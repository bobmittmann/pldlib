==> flow/design.v <==
`timescale 10ns/1ns
module fracbrg
	#(
		parameter CLK_HZ = 24000000,
		parameter BAUDRATE = 38400,
		parameter OVERSAMPLE = 16,
		parameter RESOLUTION = 16
	)
	(
		input rst_i,
		input clk_i,
		input clr_i,
		output brg_stb_o,
		output brg_clk_o
	);
	localparam real FREQ = BAUDRATE * OVERSAMPLE;
	localparam real RES2 = (1 << (RESOLUTION - 1));
	localparam real RES1 = RES2 * 2;
	localparam real RDIV = ((FREQ * RES1) / CLK_HZ);
	localparam integer DIV = RDIV;
	reg [RESOLUTION-1:0] brg_cnt;
	reg brg_clk;
	reg brg_stb;
	always @(posedge clk_i or posedge rst_i)
	begin
		if (rst_i) begin
			brg_cnt <= 0;
			brg_clk <= 0;
			brg_stb <= 0;
		end
		else if (clr_i)
		begin
			brg_cnt <= 0;
			brg_clk <= 0;
			brg_stb <= 0;
		end
		else
		begin
			begin
				brg_cnt <= brg_cnt + DIV;
				brg_clk <= brg_cnt[RESOLUTION-1];
				brg_stb <= brg_cnt[RESOLUTION-1] & 
					(brg_cnt[RESOLUTION-1] ^ brg_clk);
			end
		end
	end
	assign brg_clk_o = brg_clk;
	assign brg_stb_o = brg_stb;
endmodule
# Step by step through the tools: fracbrg
# Tool output for the design above, in the order of the flow.
# Line numbers count from 1 in the design file above.
# Library cell names are shortened.
# Not given: -
# setup
design	fracbrg
clock_port	clk_i
lib	sky130hd
lib_corner	tt_025C_1v80

# Word-level counts
# Counts by Yosys on the flattened word-level netlist (proc, flatten, opt, wreduce; memories kept). Register bits leave out memories and registers merged into their read ports (data or address); mux counts leave out enables and synchronous resets folded into registers. Print and check cells are left out. Cells with the same type and inputs are merged into one.
# bits
reg_bits	18
inputBits	3
out_inout_bits	2
elab_cells	9
# classes
add_sub_neg	1
mux	3
n_logic	2
# ops
cell	count
16-bit by 11-bit adder with 16-bit output with constant B	1
16-bit 2-to-1 mux	1
1-bit 2-to-1 mux	2
1-bit bitwise AND	1
1-bit XOR	1

# Logic depth
# Depth = most cells in a row (Yosys ltp): at word level without a register or memory, in the mapped netlist without a sequential cell, where the memories' decode and read muxes count.
# logic_depth
word_depth	3
ABC_AREA	0
depth_mapped	6
ltp_nobuf	6

# After synthesis
# Source: synth_stat.txt of the flow (Yosys; design flattened, memories mapped). It holds for the ABC_AREA given above (unset counts as 0); a run with the other value may have another netlist.
# Totals and module areas in this step are rounded.
# synth_totals
stdcells	73
yosys_area_mm2	0.00077
sequential_area_mm2	0.00043
ff_cells	17
n_buf	2
# types
cell_type	count	area_total_um2
dfrtp_1	17	425.408
xnor2_1	5	43.792
nor2_1	10	37.536
or3_1	5	31.28
a21oi_1	6	30.029
xor2_1	3	26.275
o21ai_0	4	20.019
a221oi_2	1	15.014
inv_1	4	15.014
ha_1	1	12.512
nand2b_1	2	12.512
nand4_1	2	12.512
nor2b_1	2	12.512
and4_4	1	11.261
nand3_1	2	10.01
a211o_1	1	8.758
a21oi_2	1	8.758
a41oi_1	1	8.758
# Other cell types: 4; their cells: 5.

# Timing after synthesis
# Source: OpenSTA report_checks on the synthesized netlist (no wires, ideal clock, input and output delay 20% of the period each), path of least setup slack; recovery checks are left aside. Register names are those of the netlist, which keeps one name where synthesis merged equal registers.
# synth_path
kind	register to register
start	register brg_cnt[1]
end	register brg_cnt[8]
period_ns	1.63
setup_ns	0.132
t_first_pin_ns	0.000
t_arrival_ns	1.284
t_required_ns	1.498
slack_ns	0.214
path_delay_ns	1.416
stages	6
path_buffers	1
period_less_setup_slack_ns	1.416
# "path_delay_ns" = arrival - input delay + setup time.
# "stages" counts driving pins, that of a launching flip-flop among them; a cell with two outputs on the path counts twice.
# "period_less_setup_slack_ns" = period - worst setup slack (recovery checks aside). The figure is calculated, with input and output delays left at 20% of the set period.
# The rows between start and end are the longest chain of elaborated cells between them; the timing report does not say that the signal goes this way. Where chains are equally long, one stands for them.
# A line is the first line of the expression or statement that the cell stems from. Yosys adds cells for indexed reads and writes and turns some case tables into memories.
# A register here has more assigning lines than the two given.
# synth_via
path_cell_list	dfrtp_1 -> or3_1 -> buf_2 -> a41oi_1 -> xor2_1 -> nor2_1
elab_chain_cells	2
cone_cells	2
cone_lines	2
cone_classes	add/sub: 1; mux: 1
# synth_rtl
item	line	source
start: declaration	21	reg [RESOLUTION-1:0] brg_cnt;
start: assignment	27	brg_cnt <= 0;
start: assignment	40	brg_cnt <= brg_cnt + DIV;
16-bit by 11-bit adder with 16-bit output	40
16-bit 2-to-1 mux	31	else if (clr_i)
end: assignment	33	brg_cnt <= 0;
end: assignment	40
end: declaration	21

# Timing after layout
# Path of least setup slack in the final report of run 1 (OpenROAD, finished layout, wires in). Where an end is a register, its clock arrival counts in the times.
# layout_path
kind	register to output
start	register brg_clk
end	output brg_clk_o
period_ns	2.85
out_delay_ns	0.57
t_first_pin_ns	0.28
t_arrival_ns	1.19
t_required_ns	2.28
slack_ns	1.09
stages	2
path_buffers	1
# A register here has more assigning lines than the two given.
# layout_via
path_cell_list	dfrtp_1 -> clkdlybuf4s50_1
elab_chain_cells	0
cone_cells	0
cone_lines	0
# layout_rtl
item	line	source
start: declaration	22	reg brg_clk;
start: assignment	28	brg_clk <= 0;
start: assignment	41	brg_clk <= brg_cnt[RESOLUTION-1];
end: declaration	14	output brg_clk_o

# Top module fracbrg; platform sky130hd; tools Yosys and OpenROAD; 2 stored runs in no particular order. Input and output delays are each 20% of the period that was set; the output load is 0.01 pF.
# By "worst_setup_path_time_ns" is meant the share of the clock period that the worst setup path is allowed (20% is reserved at inputs, 20% at outputs), minus its slack. Clock arrival times at its registers enter into it.
# "design_power_mw": no workload was simulated; the value follows from the tool's default switching activity.
# Results are given in rounded form.
# A setting shown as n/a is not set for that run.
run	period_ns	CORE_UTILIZATION	SETUP_SLACK_MARGIN	CORE_MARGIN	CELL_PAD_IN_SITES_DETAIL_PLACEMENT	GPL_TIMING_DRIVEN	GPL_ROUTABILITY_DRIVEN	CTS_CLUSTER_DIAMETER	MIN_ROUTING_LAYER	CAP_MARGIN	SLEW_MARGIN	PLACE_DENSITY	CORE_ASPECT_RATIO	CELL_PAD_IN_SITES_GLOBAL_PLACEMENT	ABC_AREA	synthesis_area_mm2	ws_hold_ns	worst_setup_slack_ns	final_die_area_mm2	cell_area_final_mm2	design_power_mw	worst_setup_path_time_ns	worst_path_kind	tns_setup_ns
run 1	2.85	28	0.71	6	1	1	0	306	met1	20	20	n/a	n/a	n/a	n/a	0.00077	0.44	1.1	0.0041	0.00086	0.52	1.19	register to output	0.000
run 2	2.75	15	0.36	2	n/a	n/a	n/a	n/a	n/a	20	20	0.89	0.83	2	1	0.00092	0.44	1.1	0.0068	0.0011	0.58	1.13	register to output	0.000
